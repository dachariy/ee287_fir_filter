==> flow/design.v <==
`timescale 1ns / 1ps
module fifo #(parameter DWIDTH=24) 
(
    input wire clk,
    input wire rst, 
    input wire rd,
    input wire wr,
    input wire [DWIDTH-1:0] write_data1,
    input wire [DWIDTH-1:0] write_data2,
    output wire empty,
    output wire full,
    output wire [DWIDTH-1:0] read_data1,
    output wire [DWIDTH-1:0] read_data2
 );
    parameter address_size = 2; 
    reg [DWIDTH-1:0] mem1 [2**address_size-1:0];
    reg [DWIDTH-1:0] mem2 [2**address_size-1:0];
    reg [address_size-1:0] wr_ptr, rd_ptr;
    reg [address_size-1:0] wr_ptr_next, rd_ptr_next;
    reg [address_size-1:0] wr_ptr_succ, rd_ptr_succ;
    reg full_reg;
    reg empty_reg;
    reg full_next;
    reg empty_next;
    wire w_en;
    always@(posedge clk)
        if(w_en)
        begin
            mem1[wr_ptr] <= write_data1;
            mem2[wr_ptr] <= write_data2;
        end
   assign read_data1 = mem1[rd_ptr];  
   assign read_data2 = mem2[rd_ptr];      
    assign w_en = wr & ~full_reg;
    assign full = full_reg;
    assign empty = empty_reg;
    always@(posedge clk, posedge rst)
    begin
        if(rst)
            begin
                full_reg <= 1'b0;
                empty_reg <= 1'b1;
                wr_ptr <= 1'b0;
                rd_ptr <= 1'b0;
            end
        else
            begin
                full_reg <= full_next;
                empty_reg <= empty_next;
                wr_ptr <= wr_ptr_next;
                rd_ptr <= rd_ptr_next;
            end
    end
   always@*
   begin
    wr_ptr_succ = wr_ptr+1;
    rd_ptr_succ = rd_ptr+1;
    wr_ptr_next = wr_ptr;
    rd_ptr_next = rd_ptr;
    full_next = full_reg;
    empty_next = empty_reg;
    case({w_en,rd})
        2'b00: 
        begin
        end
        2'b01:
            if(~empty_reg)
                begin
                    rd_ptr_next = rd_ptr_succ;
                    full_next = 1'b0;
                    if (rd_ptr_succ == wr_ptr)
                        empty_next = 1'b1;
               end 
        2'b10:
            if(~full_reg)
                begin
                    wr_ptr_next = wr_ptr_succ;
                    empty_next = 1'b0;
                    if (wr_ptr_succ == rd_ptr)
                        full_next = 1'b1;
                end 
        2'b11:
            begin
                wr_ptr_next = wr_ptr_succ;
                rd_ptr_next = rd_ptr_succ;
            end 
     endcase
   end
endmodule
* From RTL to reports: fifo
What the tools print for fifo, step after step.
Lines are those of the file above, counted from 1.
Operators: Yosys type, input widths -> output width; for muxes data width and select width s.
Cell names lack the library's common part.
A cell with n/a has no value.
- Design top :: fifo
- Clock port :: clk
- Standard-cell library :: sky130hd
- Library corner :: tt_025C_1v80

* Word level
Counts by Yosys on the flattened word-level netlist (proc, flatten, opt, wreduce; memories kept). Register bits leave out memories and registers merged into their read ports (data or address). Print and check cells are left out. Cells with the same type and inputs are merged into one.
Yosys's memory passes give these memory sizes; they may raise the number of words (mostly to a power of two), join words into wider ones and drop unused or constant bits.
- Register bits :: 6
- Bits in writable memories :: 192
- Memories :: 2
- Input bits :: 52
- Output and inout port bits :: 50
- Word-level cells :: 44
- Add/subtract/negate cells :: 2
- Equal/unequal tests :: 7
- Muxes and demuxes :: 16
- Bitwise logic cells :: 5
- Reductions and logical operators :: 8
** Memory list
- mem1 :: words 4, bits a word 24, rd ports 1, write ports 1, line 16 : reg [DWIDTH-1:0] mem1 [2**address_size-1:0];
- mem2 :: words 4, bits a word 24, rd ports 1, write ports 1, line 17 : reg [DWIDTH-1:0] mem2 [2**address_size-1:0];
** Operators by type and width (count)
- $mux 24 :: 2
- $reduce_and 2->1 :: 4
- $pmux 2 s2 :: 2
- $mux 1 :: 7
- $reduce_or 2->1 :: 3
- $mux 2 :: 3
- $not 1->1 :: 4
- $add 2x1->2 const B :: 2
- $eq 2x2->1 :: 2
- $eq 2x2->1 const B :: 2
- $ne 2x2->1 const B :: 2
- $pmux 1 s2 :: 2
- $eq 2x1->1 const B :: 1
- $logic_not 2->1 :: 1
- $and 1x1->1 :: 1

* Logic depth
Yosys ltp: most cells in a row. Word level: on the elaborated netlist, between registers, memories and ports. Mapped: between sequential cells and ports; inverters and the memories' decode and read muxes count.
- Depth after elaboration :: 6
- ABC_AREA :: 0
- Mapped depth :: 6
- Depth with buffers taken out :: 6

* Netlist
The flow's flattened synthesis, as Yosys stat reports it; memories are mapped. The netlist is that of the ABC_AREA named above (0 if unset); the other value can give another one.
- Cells in the netlist :: 295
- Chip area (Yosys) :: 0.0074259 sq mm
- Sequential part of the area :: 0.0059169 sq mm
- Mapped flip-flops :: 198
- Buffers :: 12
** Cell types
- edfxtp_1 :: count 192, total area 5765.53 sq um
- mux4_2 :: count 48, total area 1.08E+03 sq um
- dfrtp_1 :: count 5, total area 125.12 sq um
- buf_12 :: count 5, total area 100.096 sq um
- ha_1 :: count 6, total area 75.072 sq um
- xnor2_1 :: count 5, total area 43.792 sq um
- dfstp_2 :: count 1, total area 26.275 sq um
- and2_1 :: count 4, total area 25.024 sq um
- buf_4 :: count 3, total area 22.522 sq um
- inv_1 :: count 5, total area 18.768 sq um
- o41ai_2 :: count 1, total area 16.266 sq um
- buf_2 :: count 3, total area 15.014 sq um
- buf_6 :: count 1, total area 11.261 sq um
- mux2_1 :: count 1, total area 11.261 sq um
- a21bo_2 :: count 1, total area 10.01 sq um
- o21ai_1 :: count 2, total area 10.01 sq um
- nor2b_2 :: count 1, total area 8.758 sq um
- and2b_1 :: count 1, total area 7.507 sq um
Not listed: further types 8, cells in them 10.

* Worst setup path after synthesis
Source: OpenSTA report_checks on the synthesized netlist (no wires, ideal clock, input and output delay 20% of the period each), path of least setup slack; recovery checks are left aside. Register names are those of the netlist, which keeps one name where synthesis merged equal registers.
- Path type :: input -> register
- Start point :: input port wr
- End point :: memory mem1[0][0]
- Clock period :: 2.63 ns
- External input delay :: 0.526 ns
- Library setup time :: 0.411 ns
- Time at the first pin :: 0.526 ns
- Arrival :: 1.873 ns
- Required time :: 2.219 ns
- Path slack :: 0.346 ns
- Path delay :: 1.758 ns
- Stages on the path :: 2
- Buffers on the path :: 0
- Synthesis period reached :: 2.284 ns
"path delay" is the arrival time less input delay plus setup time.
"stages on the path": output pins that drive a net of the path, with the launching flip-flop's if there is one; two outputs of one cell count as two.
"synthesis period reached" = period - worst setup slack (recovery checks aside). The figure is calculated, with input and output delays left at 20% of the set period.
Between the ends stands the longest chain of elaborated cells between them, by number of cells; it is not shown to be the way that was timed. Of several equally long chains one is given.
A line is the first line of the expression or statement that the cell stems from. Yosys adds cells for indexed reads and writes and turns some case tables into memories.
The path ends at the enable pin of a flip-flop; only ways to that pin are counted.
- Cell sequence :: and2b_1 -> and2_1
- Length of the longest elaborated chain :: 2
- Elaborated cells between the ends (all ways) :: 3
- Source lines of those cells :: 2
- Classes of those cells :: mux: 2; logic: 1
** Ends and longest elaborated chain, post-synthesis
- from (decl) :: line 7 : input wire wr,
- $and 1x1->1 :: line 34 : assign w_en = wr & ~full_reg;
- $mux 2 :: line 27 : if(w_en)
- to (decl) :: line 16 : reg [DWIDTH-1:0] mem1 [2**address_size-1:0];

* Timing after layout
Path of least setup slack in the final report of run 1 (OpenROAD, finished layout, wires in). Where an end is a register, its clock arrival counts in the times.
- Path type :: register -> output
- Start point :: register rd_ptr[0]
- End point :: output port read_data2[18]
- Clock period :: 2.17 ns
- External output delay :: 0.43 ns
- Time at the first pin :: 0.46 ns
- Arrival :: 1.99 ns
- Required time :: 1.74 ns
- Path slack :: -0.25 ns
- Stages on the path :: 6
- Buffers on the path :: 4
Between the ends stands the longest chain of elaborated cells between them, by number of cells; it is not shown to be the way that was timed. Of several equally long chains one is given.
The chain passes a memory read, where the word-level depth is cut; so it can be longer than that depth.
- Cell sequence :: dfrtp_4 -> buf_6 -> buf_16 -> buf_6 -> mux4_2 -> buf_6
- Length of the longest elaborated chain :: 1
- Elaborated cells between the ends (all ways) :: 1
- Source lines of those cells :: 1
- Classes of those cells :: memory: 1
** Ends and longest elaborated chain, post-layout
- from (decl) :: line 18 : reg [address_size-1:0] wr_ptr, rd_ptr;
- from (assign) :: line 44 : rd_ptr <= 1'b0;
- from (assign) :: line 51 : rd_ptr <= rd_ptr_next;
- $mem_v2 4x24 :: line 17 : reg [DWIDTH-1:0] mem2 [2**address_size-1:0];
- to (decl) :: line 13 : output wire [DWIDTH-1:0] read_data2

--- measured runs ---
Module fifo, platform sky130hd: 2 stored runs of the flow (Yosys, OpenROAD) with differing settings, in no particular order. Input and output delays are each 20% of the period that was set; the output load is 0.01 pF.
By "achieved period" is meant the clock period of the run minus its worst setup slack. This is arithmetic on one report: input and output delays are still those of the set period (20% each).

** Run 1
- Settings :: period_ns=2.17; CORE_UTILIZATION=15; PLACE_DENSITY_LB_ADDON=0.27; HOLD_SLACK_MARGIN=0.15; CORE_ASPECT_RATIO=0.78; CORE_MARGIN=10; ABC_AREA=0; GPL_TIMING_DRIVEN=1; GPL_ROUTABILITY_DRIVEN=0; SLEW_MARGIN=40; MIN_ROUTING_LAYER=met2; MAX_ROUTING_LAYER=met5; CAP_MARGIN=20
- Mapped cell area after synthesis :: 0.0074259 sq mm
- Worst setup slack after layout :: -0.252 ns
- Summed negative setup slack :: -7.973 ns
- Achieved period :: 2.422 ns
- Die area :: 0.0588742 sq mm
- Utilization after layout :: 21.3 %

** Run 2
- Settings :: period_ns=2.52; CORE_UTILIZATION=23; PLACE_DENSITY_LB_ADDON=0.08; CORE_ASPECT_RATIO=0.72; CORE_MARGIN=5; CELL_PAD_IN_SITES_DETAIL_PLACEMENT=0; ABC_AREA=1; GPL_TIMING_DRIVEN=1; CTS_CLUSTER_SIZE=68; CTS_CLUSTER_DIAMETER=396; CAP_MARGIN=15; MIN_ROUTING_LAYER=met1; SLEW_MARGIN=20
- Mapped cell area after synthesis :: 0.0075435 sq mm
- Worst setup slack after layout :: 0.071 ns
- Summed negative setup slack :: 0.000 ns
- Achieved period :: 2.449 ns
- Die area :: 0.0365688 sq mm
- Utilization after layout :: 30.9 %
--- end ---
